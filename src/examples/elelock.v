==> flow/design.v <==
module elelock(clk, reset, tenkey, close, lock);
input clk, reset, close;
input [9: 0] tenkey;
output reg lock;
reg ke1, ke2;
reg [3:0] key [0: 3];
wire match, key_enbl;
parameter SECRET_3 = 4'h5, SECRET_2 = 4'h9, SECRET_1 = 4'h6, SECRET_0 = 4'h3;
always@(posedge clk or posedge reset) begin
	if(reset == 1'b1)begin
		key[3] <= 4'b1111;
		key[2] <= 4'b1111;
		key[1] <= 4'b1111;
		key[0] <= 4'b1111;
	end
	else if(close == 1'b1)begin
		key[3] <= 4'b1111;
		key[2] <= 4'b1111;
		key[1] <= 4'b1111;
		key[0] <= 4'b1111;
	end
	else if(key_enbl == 1'b1)begin
		key[3] <= key[2];
		key[2] <= key[1];
		key[1] <= key[0];
		key[0] <= keyenc(tenkey);
	end
end
always@(posedge clk or posedge reset) begin
	if(reset == 1'b1) begin
		ke2 <= 1'b0;
		ke1 <= 1'b0;
	end
	else begin
		ke2 <= ke1;
		ke1 <= | tenkey;
	end
end
always@(posedge clk or posedge reset) begin
	if(reset == 1'b1)
		lock <= 1'b1;
	else if(close == 1'b1)
		lock <= 1'b1;
	else if(match == 1'b1)
		lock <= 1'b0;
end
function [3:0] keyenc;
input [9:0] sw;
	case(sw)
		10'b0000000001: keyenc = 4'h0;
		10'b0000000010: keyenc = 4'h1;
		10'b0000000100: keyenc = 4'h2;
		10'b0000001000: keyenc = 4'h3;
		10'b0000010000: keyenc = 4'h4;
		10'b0000100000: keyenc = 4'h5;
		10'b0001000000: keyenc = 4'h6;
		10'b0010000000: keyenc = 4'h7;
		10'b0100000000: keyenc = 4'h8;
		10'b1000000000: keyenc = 4'h9;
	endcase
endfunction
assign match = (key[0] == SECRET_0) && (key[1] == SECRET_1) && (key[2] == SECRET_2) && (key[3] == SECRET_3);
assign key_enbl = ~ke2 & ke1;
endmodule
Step by step through the tools: elelock
The steps from the RTL of elelock to its reports follow in flow order.
Lines are those of the file above, counted from 1.
Operators carry their Yosys type and port widths (W data, S select, Z words).
A cell with -- has no value.

design
  top = elelock
  clock = clk
  standard-cell library = sky130hd
  corner = tt_025C_1v80

Word level
Counts by Yosys on the flattened word-level netlist (proc, flatten, opt, wreduce). Print and check cells are left out. Cells with the same type and inputs are merged into one.

bit counts
  flip-flop bits (word level) = 19
  input bits = 13
  output and inout port bits = 1
  elaborated cells = 40

operators by class
  equal/unequal tests = 14
  mux-type cells = 11
  bitwise gates (word level) = 2
  reduce/logical cells = 6

operators with widths
  operator                count
  $pmux W4 S10            1
  $mux W4                 8
  $eq A10 B1 Y1 const B   1
  $eq A10 B10 Y1 const B  1
  $eq A10 B2 Y1 const B   1
  $eq A10 B3 Y1 const B   1
  $eq A10 B4 Y1 const B   1
  $eq A10 B5 Y1 const B   1
  $eq A10 B6 Y1 const B   1
  $eq A10 B7 Y1 const B   1
  $eq A10 B8 Y1 const B   1
  $eq A10 B9 Y1 const B   1
  $reduce_or A10 Y1       1
  $eq A4 B3 Y1 const B    2
  $reduce_bool A2 Y1      2
  $eq A4 B2 Y1 const B    1
  $eq A4 B4 Y1 const B    1
  $logic_and A1 B1 Y1     3
  $mux W1                 2
  $and A1 B1 Y1           1
  $not A1 Y1              1

Longest topological paths
Longest topological path by Yosys (ltp), each cell counted once; first at word level (registers and memories cut), then after technology mapping (sequential cells cut; the memories' decode and read muxes count).

logic depth
  depth in word-level cells = 6
  ABC_AREA = 0
  depth in mapped cells = 5
  gate-level depth less buffers = 4

Netlist
Source: synth_stat.txt of the flow (Yosys; design flattened, memories mapped). It holds for the ABC_AREA given above (unset counts as 0); a run with the other value may have another netlist.
Totals and module areas in this step are rounded.

cell types
  cell type                  count  total area (um2)
  sky130_fd_sc_hd__dfstp_2   17     446.678
  sky130_fd_sc_hd__nand2_1   28     105.101
  sky130_fd_sc_hd__nand3b_1  14     105.101
  sky130_fd_sc_hd__dfrtp_1   2      50.048
  sky130_fd_sc_hd__nor2_1    5      18.768
  sky130_fd_sc_hd__nor2b_1   3      18.768
  sky130_fd_sc_hd__nor4b_1   2      17.517
  sky130_fd_sc_hd__xor2_1    2      17.517
  sky130_fd_sc_hd__a21o_1    2      15.014
  sky130_fd_sc_hd__a21oi_1   3      15.014
  sky130_fd_sc_hd__clkbuf_1  4      15.014
  sky130_fd_sc_hd__nor3_1    3      15.014
  sky130_fd_sc_hd__o21ai_0   3      15.014
  sky130_fd_sc_hd__a211oi_2  1      12.512
  sky130_fd_sc_hd__a311o_2   1      11.261
  sky130_fd_sc_hd__or3_4     1      11.261
  sky130_fd_sc_hd__and4b_1   1      10.01
  sky130_fd_sc_hd__nor4bb_1  1      10.01

Not listed: further types 11, cells in them 12.

synthesis totals
  cell count = 105
  mapped area = 991 um2
  sequential area = 497 um2
  mapped flip-flops = 19
  buffers = 5

Worst setup path after synthesis
OpenSTA on the mapped netlist: ideal clock, no wires. The path of least setup slack (recovery checks aside). Input and output delay are each 20% of the period. Register names are those of the netlist, which keeps one name where synthesis merged equal registers.

timing path post-synthesis
  kind = register to register
  from = register ke2
  to = register key[0][0]
  clock period = 1.27 ns
  setup time = 0.084 ns
  launch time at the first pin = 0.000 ns
  arrival time = 1.085 ns
  data required time = 1.186 ns
  slack = 0.101 ns
  delay of the path = 1.169 ns
  stages on the path = 5
  path buffers = 1
  synthesis period reached = 1.169 ns

"delay of the path" = arrival - input delay + setup time.
"stages on the path": output pins that drive a net of the path, with the launching flip-flop's if there is one; two outputs of one cell count as two.
"synthesis period reached" is the clock period less the worst setup slack; recovery checks do not enter. This is arithmetic on one report: input and output delays are still those of the set period (20% each).
Between the ends stands the longest chain of elaborated cells between them, by number of cells; it is not shown to be the way that was timed. Of several equally long chains one is given.
A line is the first line of the expression or statement that the cell stems from. Yosys adds cells for indexed reads and writes and turns some case tables into memories.
At most two assigning lines are given for a register; there are more.

between the ends, post-synthesis
  cell sequence = sky130_fd_sc_hd__dfrtp_1 -> sky130_fd_sc_hd__nand2b_1 -> sky130_fd_sc_hd__buf_2 -> sky130_fd_sc_hd__a21o_1 -> sky130_fd_sc_hd__a311o_2
  cells in the longest elaborated chain = 4
  elaborated cells between the ends (all ways) = 5
  RTL lines with such cells = 3
  classes of those cells = mux: 2; logic: 2; reduce/logical: 1

RTL lines, path post-synthesis
  what             RTL line  source
  start, declared  5         reg ke1, ke2;
  start, assigned  31        ke2 <= 1'b0;
  start, assigned  35        ke2 <= ke1;
  $not A1 Y1       63        assign key_enbl = ~ke2 & ke1;
  $and A1 B1 Y1    63
  $mux W4          22        else if(key_enbl == 1'b1)begin
  $mux W4          16        else if(close == 1'b1)begin
  end, assigned    14        key[0] <= 4'b1111;
  end, assigned    26        key[0] <= keyenc(tenkey);
  end, declared    6         reg [3:0] key [0: 3];

==> runs of elelock <==
Top module elelock; platform sky130hd; tools Yosys and OpenROAD; 2 stored runs in no particular order. Input and output delays are each 20% of the period that was set; the output load is 0.01 pF.

Run 1
==> flow/run.sh <==
#!/bin/bash
# the make line also repeats the synthesis and layout settings of config.mk as NAME=value (left out here)
make -C /OpenROAD-flow-scripts/flow DESIGN_CONFIG=/design/flow/config.mk WORK_HOME=/design/flow/orfs CLKGATE_MAP_FILE= finish
==> flow/config.mk <==
export PLATFORM = sky130hd
export DESIGN_NAME = elelock
export DESIGN_NICKNAME = elelock
export VERILOG_FILES = /design/flow/design.v
export SDC_FILE = /design/flow/constraint.sdc
export NUM_CORES = 4
export LEC_CHECK = 0
export ABC_AREA = 0
export CAP_MARGIN = 20
export CELL_PAD_IN_SITES_DETAIL_PLACEMENT = 0
export CORE_ASPECT_RATIO = 0.61
export CORE_MARGIN = 2
export CORE_UTILIZATION = 72
export PLACE_DENSITY_LB_ADDON = 0.23
export SETUP_SLACK_MARGIN = 0.46
export SLEW_MARGIN = 5
export TNS_END_PERCENT = 75
==> flow/constraint.sdc <==
create_clock -name core_clock -period 1.96 [get_ports {clk}]
set_input_delay 0.3920 -clock core_clock [delete_from_list [all_inputs] [get_ports {clk}]]
set_output_delay 0.3920 -clock core_clock [all_outputs]
set_load 0.01 [all_outputs]

==> results of run 1 <==
did not finish, floorplanning stopped with PDN-0185

Run 2
==> flow/run.sh <==
#!/bin/bash
# the make line also repeats the synthesis and layout settings of config.mk as NAME=value (left out here)
make -C /OpenROAD-flow-scripts/flow DESIGN_CONFIG=/design/flow/config.mk WORK_HOME=/design/flow/orfs CLKGATE_MAP_FILE= finish
==> flow/config.mk <==
export PLATFORM = sky130hd
export DESIGN_NAME = elelock
export DESIGN_NICKNAME = elelock
export VERILOG_FILES = /design/flow/design.v
export SDC_FILE = /design/flow/constraint.sdc
export NUM_CORES = 4
export LEC_CHECK = 0
export CAP_MARGIN = 20
export CELL_PAD_IN_SITES_DETAIL_PLACEMENT = 1
export CELL_PAD_IN_SITES_GLOBAL_PLACEMENT = 3
export CORE_ASPECT_RATIO = 1.17
export CORE_MARGIN = 2
export CORE_UTILIZATION = 60
export CTS_CLUSTER_SIZE = 62
export GPL_ROUTABILITY_DRIVEN = 1
export PLACE_DENSITY = 0.86
export SETUP_SLACK_MARGIN = -0.11
export SLEW_MARGIN = 20
==> flow/constraint.sdc <==
create_clock -name core_clock -period 1.33 [get_ports {clk}]
set_input_delay 0.2660 -clock core_clock [delete_from_list [all_inputs] [get_ports {clk}]]
set_output_delay 0.2660 -clock core_clock [all_outputs]
set_load 0.01 [all_outputs]

==> results of run 2 <==
did not finish, placement stopped with GPL-0301
